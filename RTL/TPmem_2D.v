==> flow/design.v <==
module TPmem_2
#( parameter BW = 12 )
(  input [8*BW-1:0]  i_data,
   input	   i_enable,
   input 	   i_clk,
   input	   i_Reset,
   output reg [8*BW-1:0] o_data,
   output reg	   o_en
);
reg [4-1:0]  counter ;
reg [8*BW-1:0] array [6-1:0];  
reg [8*BW-1:0] data_out;
wire [6*BW-1:0] col [7-1:0];   
wire [3-1:0] index = counter[3-1:0] ;
wire [8*BW-1:0] w_data;
wire	      w_en;
always@(posedge i_clk) begin
    if(~i_Reset) begin
    counter <= 4'b0;
    o_data <= {BW{8'b0}};
    o_en <= 1'b0;
    end
    else    begin
	o_data <= w_data ;
	o_en <= w_en ;
        if(i_enable)
        counter <= counter + 4'b1;
        else begin
          if(counter[3]==1'b1)
	          counter <= counter + 4'b1;
    	    else
    	      counter <= counter ;
    	  end
    end
end
always@(posedge i_clk) begin
    if(~i_Reset) begin
	array[5] <= {BW{8'b0}};
	array[4] <= {BW{8'b0}};
	array[3] <= {BW{8'b0}};
	array[2] <= {BW{8'b0}};
	array[1] <= {BW{8'b0}};
	array[0] <= {BW{8'b0}};
    end
    else    begin
	if((i_enable) && (counter<=4'd5)) begin   
	array[index] <= i_data ;
	end
    end
end
assign col[0] = {{array[0][8*BW-1:7*BW]},{array[1][8*BW-1:7*BW]},{array[2][8*BW-1:7*BW]},{array[3][8*BW-1:7*BW]},{array[4][8*BW-1:7*BW]},{array[5][8*BW-1:7*BW]}}; 
assign col[1] = {{array[0][7*BW-1:6*BW]},{array[1][7*BW-1:6*BW]},{array[2][7*BW-1:6*BW]},{array[3][7*BW-1:6*BW]},{array[4][7*BW-1:6*BW]},{array[5][7*BW-1:6*BW]}}; 
assign col[2] = {{array[0][6*BW-1:5*BW]},{array[1][6*BW-1:5*BW]},{array[2][6*BW-1:5*BW]},{array[3][6*BW-1:5*BW]},{array[4][6*BW-1:5*BW]},{array[5][6*BW-1:5*BW]}}; 
assign col[3] = {{array[0][5*BW-1:4*BW]},{array[1][5*BW-1:4*BW]},{array[2][5*BW-1:4*BW]},{array[3][5*BW-1:4*BW]},{array[4][5*BW-1:4*BW]},{array[5][5*BW-1:4*BW]}}; 
assign col[4] = {{array[0][4*BW-1:3*BW]},{array[1][4*BW-1:3*BW]},{array[2][4*BW-1:3*BW]},{array[3][4*BW-1:3*BW]},{array[4][4*BW-1:3*BW]},{array[5][4*BW-1:3*BW]}}; 
assign col[5] = {{array[0][3*BW-1:2*BW]},{array[1][3*BW-1:2*BW]},{array[2][3*BW-1:2*BW]},{array[3][3*BW-1:2*BW]},{array[4][3*BW-1:2*BW]},{array[5][3*BW-1:2*BW]}}; 
wire [2:0] zerotoseven;
assign zerotoseven = counter[2:0];
wire write_signal;
assign write_signal = counter[3];
always@(*) begin
    if((zerotoseven<=4'd5)&&(write_signal==1'b1)) begin    
    data_out = {col[index], 24'b0} ;  
    end
    else    begin
    data_out = 96'b0;  
    end
end
assign w_en = counter[3] ;
assign w_data = data_out ;
endmodule
==> Step by step through the tools: TPmem_2 <==
What the tools print for TPmem_2, step after step.
Lines are those of the file above, counted from 1.
Cell names lack the library's common part.
{ "setup": {"top": "TPmem_2", "clock": "i_clk", "lib": "sky130hd", "corner": "tt_025C_1v80"} }

==> Elaborated design <==
Yosys after proc, flatten, opt, wreduce and memory -nomap, before mapping. Memory bits, and registers merged into a memory's read port (data or address), are not among the register bits. Print and check cells are not counted. Equal cells are merged and count once.
Yosys's memory passes give these memory sizes; they may raise the number of words (mostly to a power of two), join words into wider ones and drop unused or constant bits.
{ "bits": {"register_bits": 101, "word_cells": 30, "output_inout_bits": 97, "inputBits": 99, "memories": 1, "ram_bits": 768} }
{ "mem_list": {"columns": ["name", "words", "width", "line", "source"], "rows": [
  ["array", 8, 96, 11, "reg [8*BW-1:0] array [6-1:0];"]
]} }
{ "op_classes": {"n_eq": 6, "reduce_logical": 5, "muxes": 10, "cmp": 2, "add_sub_neg": 1} }
{ "ops": {"columns": ["operator", "count"], "rows": [
  ["72-bit parallel mux with 7-bit select", 1],
  ["96-bit 2-to-1 mux", 2],
  ["3-bit == test with constant B", 3],
  ["4-bit 2-to-1 mux", 2],
  ["3-bit by 2-bit == test with 1-bit output with constant B", 2],
  ["3-bit 2-to-1 mux", 2],
  ["4-bit by 1-bit adder with 4-bit output with constant B", 1],
  ["4-bit by 3-bit <= comparator with 1-bit output with constant B", 1],
  ["3-bit by 1-bit == test with 1-bit output with constant B", 1],
  ["3-bit <= comparator with constant B", 1],
  ["3-bit zero test", 1],
  ["1-bit 2-to-1 mux", 3],
  ["1-bit logical AND", 2],
  ["2-bit AND reduction", 1],
  ["2-bit nonzero test", 1]
]} }

==> Logic depth <==
Depth = most cells in a row (Yosys ltp): at word level without a register or memory, in the mapped netlist without a sequential cell, where the memories' decode and read muxes count.
{ "depth": {"ltp_word": 4, "ABC_AREA": 0, "mapped_depth": 10, "mapped_depth_nobuf": 6} }

==> After synthesis <==
Source: synth_stat.txt of the flow (Yosys; design flattened, memories mapped). It holds for the ABC_AREA given above (unset counts as 0); a run with the other value may have another netlist.
The area totals of this step are shown rounded.
{ "synth_totals": {"flip_flops": 509, "n_buf": 139, "synth_area_um2": 21200, "seqArea_um2": 14500, "cell_count": 1506} }
{ "types": {"columns": ["cell", "count", "type_area_um2"], "rows": [
  ["edfxtp_1", 432, 1.3E+04],
  ["and2_1", 436, 2.73E+03],
  ["dfxtp_1", 77, 1.54E+03],
  ["mux2_2", 56, 630.605],
  ["a222oi_1", 58, 580.557],
  ["buf_6", 48, 540.518],
  ["a31oi_1", 56, 350.336],
  ["o21ai_0", 65, 325.312],
  ["nand2_1", 73, 274.013],
  ["buf_4", 27, 202.694],
  ["a21oi_1", 30, 150.144],
  ["ha_1", 12, 150.144],
  ["clkbuf_1", 37, 138.883],
  ["a221oi_1", 14, 122.618],
  ["a22oi_1", 14, 105.101],
  ["buf_2", 21, 105.101],
  ["nand2b_1", 8, 50.048],
  ["o21ai_1", 9, 45.043]
]} }
Other cell types: 14; their cells: 33.

==> Timing after synthesis <==
Path of least setup slack by OpenSTA after synthesis, without wires, with an ideal clock, recovery checks aside; 20% of the period is set as input and as output delay. Where synthesis merged equal registers, the netlist keeps one of their names.
{ "synth_timing": {"path_kind": "input to register", "startpoint": "input i_Reset", "endpoint": "memory array[0][24]", "path_buffers": 1, "required_ns": 8.008, "t_arrival_ns": 4.138, "setup_slack_ns": 3.870, "driving_pins": 5, "setup_ns": 0.442, "launch_ns": 1.690, "clock_period_ns": 8.45, "delay_ns": 2.890, "input_delay_ns": 1.690, "synth_period_reached_ns": 4.58} }
"delay_ns" = arrival - input delay + setup time.
"driving_pins": output pins that drive a net of the path, with the launching flip-flop's if there is one; two outputs of one cell count as two.
"synth_period_reached_ns" is the clock period less the worst setup slack; recovery checks do not enter. This is arithmetic on one report: input and output delays are still those of the set period (20% each).
The rows between start and end are the longest chain of elaborated cells between them; the timing report does not say that the signal goes this way. Where chains are equally long, one stands for them.
Each line given opens the expression or statement behind the cell; cells for indexed reads and writes are added by Yosys, which also makes memories of some case tables.
The path ends at the enable pin of a flip-flop; only ways to that pin are counted.
{ "synth_via": {"path_cell_list": "nand2_1 > a211oi_2 > and3_1 > buf_6 > nand2b_1", "elab_chain_len": 1, "cells_between": 3, "cone_lines": 1, "cone_classes": "3 x mux"} }
{ "synth_rtl": {"columns": ["item", "line", "source"], "rows": [
  ["from (decl)", 6, "input i_Reset,"],
  ["3-bit 2-to-1 mux", 37, "if(~i_Reset) begin"],
  ["to (decl)", 11, "reg [8*BW-1:0] array [6-1:0];"]
]} }

==> Path in the finished layout <==
From the final timing report of flow run A: the path of least setup slack in the routed layout; clock arrival at registers is part of the times.
{ "layout_timing": {"path_kind": "input to register", "startpoint": "input i_Reset", "endpoint": "memory array[4][59]", "driving_pins": 6, "t_arrival_ns": 3.96, "clock_period_ns": 6.55, "setup_ns": 0.32, "setup_slack_ns": 2.89, "input_delay_ns": 1.31, "required_ns": 6.84, "launch_ns": 1.31, "path_buffers": 2} }
The rows between start and end are the longest chain of elaborated cells between them; the timing report does not say that the signal goes this way. Where chains are equally long, one stands for them.
The path ends at the enable pin of a flip-flop; only ways to that pin are counted.
{ "layout_via": {"path_cell_list": "clkdlybuf4s50_1 > nand2_1 > a211oi_2 > and3_2 > nand2b_4 > buf_12", "elab_chain_len": 1, "cells_between": 3, "cone_lines": 1, "cone_classes": "3 x mux"} }
{ "layout_rtl": {"columns": ["item", "line", "source"], "rows": [
  ["from (decl)", 6, "input i_Reset,"],
  ["3-bit 2-to-1 mux", 37, "if(~i_Reset) begin"],
  ["to (decl)", 11, "reg [8*BW-1:0] array [6-1:0];"]
]} }

Appendix: measured runs

Flow measurements of TPmem_2 on sky130hd: 2 stored runs with different settings, listed in no order. Input and output delays are each 20% of the period that was set; the output load is 0.01 pF.
"critical setup path time" is the time allowed to the run's worst setup path (the clock period less input and output delay, where it has them) less its slack. Clock arrival times count: a late capture clock shortens it, a late launch clock lengthens it.
Values from the reports are rounded here.

==> flow run A: settings <==
{ "period_ns": 6.55, "CORE_UTILIZATION": 30, "SETUP_SLACK_MARGIN": 0.85, "PLACE_DENSITY_LB_ADDON": 0.07, "CORE_ASPECT_RATIO": 1.44, "SLEW_MARGIN": 40, "CAP_MARGIN": 20, "CORE_MARGIN": 2 }
==> flow run A: results <==
die outline area: 72900 um2
post-route setup TNS: 0.000 ns
lowest hold slack: 0.527 ns
cell area after synthesis: 21200 um2
worst slack on setup checks: 2.89 ns
final design utilization: 35.8%
critical setup path time: 2.35 ns
worst setup path kind: input to register

==> flow run B: settings <==
{ "period_ns": 2.49, "CORE_UTILIZATION": 72, "PLACE_DENSITY_LB_ADDON": 0.21, "CORE_ASPECT_RATIO": 1.19, "CELL_PAD_IN_SITES_GLOBAL_PLACEMENT": 0, "TNS_END_PERCENT": 45, "ABC_AREA": 1, "GPL_TIMING_DRIVEN": 0, "GPL_ROUTABILITY_DRIVEN": 0, "CTS_CLUSTER_SIZE": 96, "SLEW_MARGIN": 20, "MIN_ROUTING_LAYER": "met2", "CAP_MARGIN": 20, "CORE_MARGIN": 2 }
==> flow run B: results <==
not finished: routing ended with error GRT-0183
